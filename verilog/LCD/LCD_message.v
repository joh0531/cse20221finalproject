==> flow/design.v <==
module LCD_message(
	input clk,
	input [4:0] raddr,
	input [8:0] t,
	output [7:0] dout);
	reg [7:0] m [0:31];
    wire [5:0] sec = t % 60;
    wire [2:0] min = t / 60;
	assign dout = m[raddr];
    parameter MIN_ADDR = 8'h10;
    parameter SEC_ADDR1 = 8'h16;
    parameter SEC_ADDR0 = 8'h17;
	initial begin
		m[8'h00] = "T";
		m[8'h01] = "I";
		m[8'h02] = "M";
		m[8'h03] = "E";
		m[8'h04] = ":";
		m[8'h05] = " ";
		m[8'h06] = " ";
		m[8'h07] = " ";
		m[8'h08] = " ";
		m[8'h09] = " ";
		m[8'h0a] = " ";
		m[8'h0b] = " ";
		m[8'h0c] = " ";
		m[8'h0d] = " ";
		m[8'h0e] = " ";
		m[8'h0f] = " ";
		m[8'h10] = " ";
		m[8'h11] = " ";
		m[8'h12] = "M";
		m[8'h13] = "I";
		m[8'h14] = "N";
		m[8'h15] = " ";
		m[8'h16] = " ";
		m[8'h17] = " ";
		m[8'h18] = " ";
		m[8'h19] = "S";
		m[8'h1a] = "E";
		m[8'h1b] = "C";
		m[8'h1c] = " ";
		m[8'h1d] = " ";
		m[8'h1e] = " ";
		m[8'h1f] = " ";
	end
	always @(posedge clk) begin
         m[MIN_ADDR] = min;
         m[SEC_ADDR1] = sec / 10;
         m[SEC_ADDR0] = sec % 10;
	end
endmodule
[Step by step through the tools: LCD_message]
Tool output for the design above, in the order of the flow.
Lines are those of the file above, counted from 1.
Operators: Yosys type, input widths -> output width; for muxes data width and select width s.
Library cell names are shortened.
The mark -- stands for no value.
Set-up
  design top: LCD_message
  clock port: clk
  standard-cell library: sky130hd
  corner: tt_025C_1v80

[Elaborated design]
Yosys after proc, flatten, opt, wreduce and memory -nomap, before mapping. Enables and synchronous resets that opt folds into registers are not counted as muxes. Print and check cells are not counted. Equal cells are merged and count once.
Cells by class
  divide/modulo/power cells: 4
  equality and inequality tests: 31
  muxes and demuxes: 1
  reduce/logical cells: 5
Operators with widths (number)
  $div 9x6->32 const B: 1
  $mod 9x6->32 const B: 1
  $div 6x4->32 const B: 1
  $mod 6x4->32 const B: 1
  $pmux 8 s12: 1
  $eq 5x5->1 const B: 16
  $eq 5x4->1 const B: 8
  $eq 5x3->1 const B: 4
  $reduce_or 18->1: 1
  $eq 5x2->1 const B: 2
  $reduce_or 2->1: 3
  $eq 5x1->1 const B: 1
  $logic_not 5->1: 1
Storage and ports
  bits in registers: 20
  output and inout bits: 8
  elaborated cells: 44

[Longest topological paths]
Longest topological path by Yosys (ltp), each cell counted once; first at word level (registers and memories cut), then after technology mapping (sequential cells cut; the memories' decode and read muxes count).
Depth
  depth in word-level cells: 3
  ABC_AREA: 0
  mapped depth: 25

[After synthesis]
Yosys stat after the flow's synthesis: flattened, memories mapped to cells. It holds for the ABC_AREA given above (unset counts as 0); a run with the other value may have another netlist.
Mapped netlist
  cell count: 267
  chip area (Yosys): 2054.5 sq um
  area of sequential cells: 300.3 sq um
  flip-flops: 15
Cells by type
  dfxtp_1: number 15, area in all 300.288 sq um
  nand2_1: number 24, area in all 90.086 sq um
  nor2_1: number 23, area in all 86.333 sq um
  a21oi_1: number 17, area in all 85.082 sq um
  o21ai_0: number 15, area in all 75.072 sq um
  mux2i_1: number 7, area in all 70.067 sq um
  nand3_1: number 13, area in all 65.062 sq um
  ha_1: number 5, area in all 62.56 sq um
  inv_1: number 12, area in all 45.043 sq um
  nor3_1: number 8, area in all 40.038 sq um
  a211oi_1: number 5, area in all 37.536 sq um
  and2_1: number 6, area in all 37.536 sq um
  buf_4: number 5, area in all 37.536 sq um
  o211ai_2: number 3, area in all 37.536 sq um
  xnor2_2: number 2, area in all 32.531 sq um
  clkbuf_1: number 8, area in all 30.029 sq um
  o211ai_1: number 4, area in all 30.029 sq um
  o221ai_2: number 2, area in all 30.029 sq um
Not listed: further types 57, cells in them 93.

[Path before layout]
Source: OpenSTA report_checks on the synthesized netlist (no wires, ideal clock, input and output delay 20% of the period each), path of least setup slack; recovery checks are left aside. Register names are those of the netlist, which keeps one name where synthesis merged equal registers.
Timing after synthesis
  path type: input-to-reg
  start: in t[6]
  end: reg m[23][7]
  period: 11.0 ns
  input delay: 2.200 ns
  library setup time: 0.123 ns
  arrival time: 6.194 ns
  required time: 10.877 ns
  path slack: 4.682 ns
  path delay: 4.117 ns
  stages on the path: 22
  buffers on the path: 1
  period reached after synthesis: 6.318 ns
"path delay" is the arrival time less input delay plus setup time.
"stages on the path": output pins that drive a net of the path, with the launching flip-flop's if there is one; two outputs of one cell count as two.
"period reached after synthesis" = period - worst setup slack (recovery checks aside). The figure is calculated, with input and output delays left at 20% of the set period.
Between the ends stands the longest chain of elaborated cells between them, by number of cells; it is not shown to be the way that was timed. Of several equally long chains one is given.
Each line given opens the expression or statement behind the cell; cells for indexed reads and writes are added by Yosys, which also makes memories of some case tables.
On the way, after synthesis
  cells stage by stage: nand3_2 > inv_1 > ha_1 > mux2i_1 > o21ai_2 > o41ai_4 > a31oi_2 > a211oi_1 > nor2_1 > inv_1 > ha_1 > nand2b_1 > ha_1 > a211oi_1 > nor4_4 > a21boi_2 > buf_4 > and2_1 > nor2_1 > ha_1 > o211ai_2 > mux2_1
  cells in the longest elaborated chain: 2
  elaborated cells between the ends (all ways): 2
  classes of those cells: div: 2
Ends and longest elaborated chain, after synthesis
  start: declaration: RTL line 4  | input [8:0] t,
  $mod 9x6->32: RTL line 7  | wire [5:0] sec = t % 60;
  $mod 6x4->32: RTL line 50  | m[SEC_ADDR0] = sec % 10;
  end: assignment: RTL line 50
  end: declaration: RTL line 6  | reg [7:0] m [0:31];

[Timing after layout]
From the final timing report of job 2: the path of least setup slack in the routed layout; clock arrival at registers is part of the times.
Timing after layout
  path type: input-to-reg
  start: in t[6]
  end: reg m[23][7]
  period: 8.94 ns
  input delay: 1.79 ns
  library setup time: 0.11 ns
  arrival time: 7.96 ns
  required time: 9.09 ns
  path slack: 1.13 ns
  stages on the path: 21
  buffers on the path: 1
Between the ends stands the longest chain of elaborated cells between them, by number of cells; it is not shown to be the way that was timed. Of several equally long chains one is given.
On the way, after layout
  cells stage by stage: clkdlybuf4s50_1 > nand3_2 > inv_1 > ha_1 > mux2i_1 > o32ai_1 > or2_0 > nor2_1 > nor2_1 > inv_1 > ha_1 > nand2b_1 > ha_1 > a211oi_1 > nor4_4 > a21boi_2 > nor2_1 > nor2_1 > ha_1 > o211ai_2 > mux2_1
  cells in the longest elaborated chain: 2
  elaborated cells between the ends (all ways): 2
  classes of those cells: div: 2
Ends and longest elaborated chain, after layout
  start: declaration: RTL line 4  | input [8:0] t,
  $mod 9x6->32: RTL line 7  | wire [5:0] sec = t % 60;
  $mod 6x4->32: RTL line 50  | m[SEC_ADDR0] = sec % 10;
  end: assignment: RTL line 50
  end: declaration: RTL line 6  | reg [7:0] m [0:31];

--- measured runs ---
Stored flow runs of LCD_message (2 of them; Yosys, OpenROAD, sky130hd). They differ in their settings and are not a sequence. Constraints: input delay and output delay 20% of the set period each, output load 0.01 pF.
"achieved clock period (ns)" = clock period - worst setup slack. The figure is calculated, with input and output delays left at 20% of the set period.
"worst setup path time (ns)" is the time allowed to the run's worst setup path (the clock period less input and output delay, where it has them) less its slack. Clock arrival times count: a late capture clock shortens it, a late launch clock lengthens it.
By "finish__power__total" is meant OpenSTA's value without simulated activity: inputs other than the clock are taken to toggle once in ten clock periods, and the tool carries that through the logic.

Flow files of job 1
==> flow/run.sh <==
#!/bin/bash
# the make line also repeats the synthesis and layout settings of config.mk as NAME=value (left out here)
make -C /OpenROAD-flow-scripts/flow DESIGN_CONFIG=/design/flow/config.mk WORK_HOME=/design/flow/orfs CLKGATE_MAP_FILE= finish
==> flow/config.mk <==
export PLATFORM = sky130hd
export DESIGN_NAME = LCD_message
export DESIGN_NICKNAME = LCD_message
export VERILOG_FILES = /design/flow/design.v
export SDC_FILE = /design/flow/constraint.sdc
export NUM_CORES = 4
export LEC_CHECK = 0
export ABC_AREA = 0
export CAP_MARGIN = 30
export CELL_PAD_IN_SITES_GLOBAL_PLACEMENT = 2
export CORE_ASPECT_RATIO = 0.7
export CORE_MARGIN = 8
export CORE_UTILIZATION = 66
export HOLD_SLACK_MARGIN = 0.23
export SLEW_MARGIN = 20
==> flow/constraint.sdc <==
create_clock -name core_clock -period 5.5 [get_ports {clk}]
set_input_delay 1.1000 -clock core_clock [delete_from_list [all_inputs] [get_ports {clk}]]
set_output_delay 1.1000 -clock core_clock [all_outputs]
set_load 0.01 [all_outputs]

report of job 1: did not finish, place, GPL-0301

Flow files of job 2
==> flow/run.sh <==
#!/bin/bash
# the make line also repeats the synthesis and layout settings of config.mk as NAME=value (left out here)
make -C /OpenROAD-flow-scripts/flow DESIGN_CONFIG=/design/flow/config.mk WORK_HOME=/design/flow/orfs CLKGATE_MAP_FILE= finish
==> flow/config.mk <==
export PLATFORM = sky130hd
export DESIGN_NAME = LCD_message
export DESIGN_NICKNAME = LCD_message
export VERILOG_FILES = /design/flow/design.v
export SDC_FILE = /design/flow/constraint.sdc
export NUM_CORES = 4
export LEC_CHECK = 0
export CAP_MARGIN = 20
export CELL_PAD_IN_SITES_DETAIL_PLACEMENT = 2
export CORE_ASPECT_RATIO = 1.46
export CORE_MARGIN = 2
export CORE_UTILIZATION = 46
export GPL_ROUTABILITY_DRIVEN = 0
export GPL_TIMING_DRIVEN = 1
export PLACE_DENSITY_LB_ADDON = 0.11
export SLEW_MARGIN = 20
export TNS_END_PERCENT = 75
==> flow/constraint.sdc <==
create_clock -name core_clock -period 8.94 [get_ports {clk}]
set_input_delay 1.7880 -clock core_clock [delete_from_list [all_inputs] [get_ports {clk}]]
set_output_delay 1.7880 -clock core_clock [all_outputs]
set_load 0.01 [all_outputs]

report of job 2
yosys chip area after synthesis (um^2): 2054.5
finish__design__die__area: 5026.5
finish__design__instance__area__stdcell: 2263.4
finish__design__instance__utilization: 0.5242
finish__timing__setup__ws: 1.134
finish__timing__setup__tns: 0.000
finish__timing__hold__ws: 2.081
finish__power__total: 3.928e-04
achieved clock period (ns): 7.806
worst setup path time (ns): 6.02
worst setup path kind: input-to-reg
--- end ---
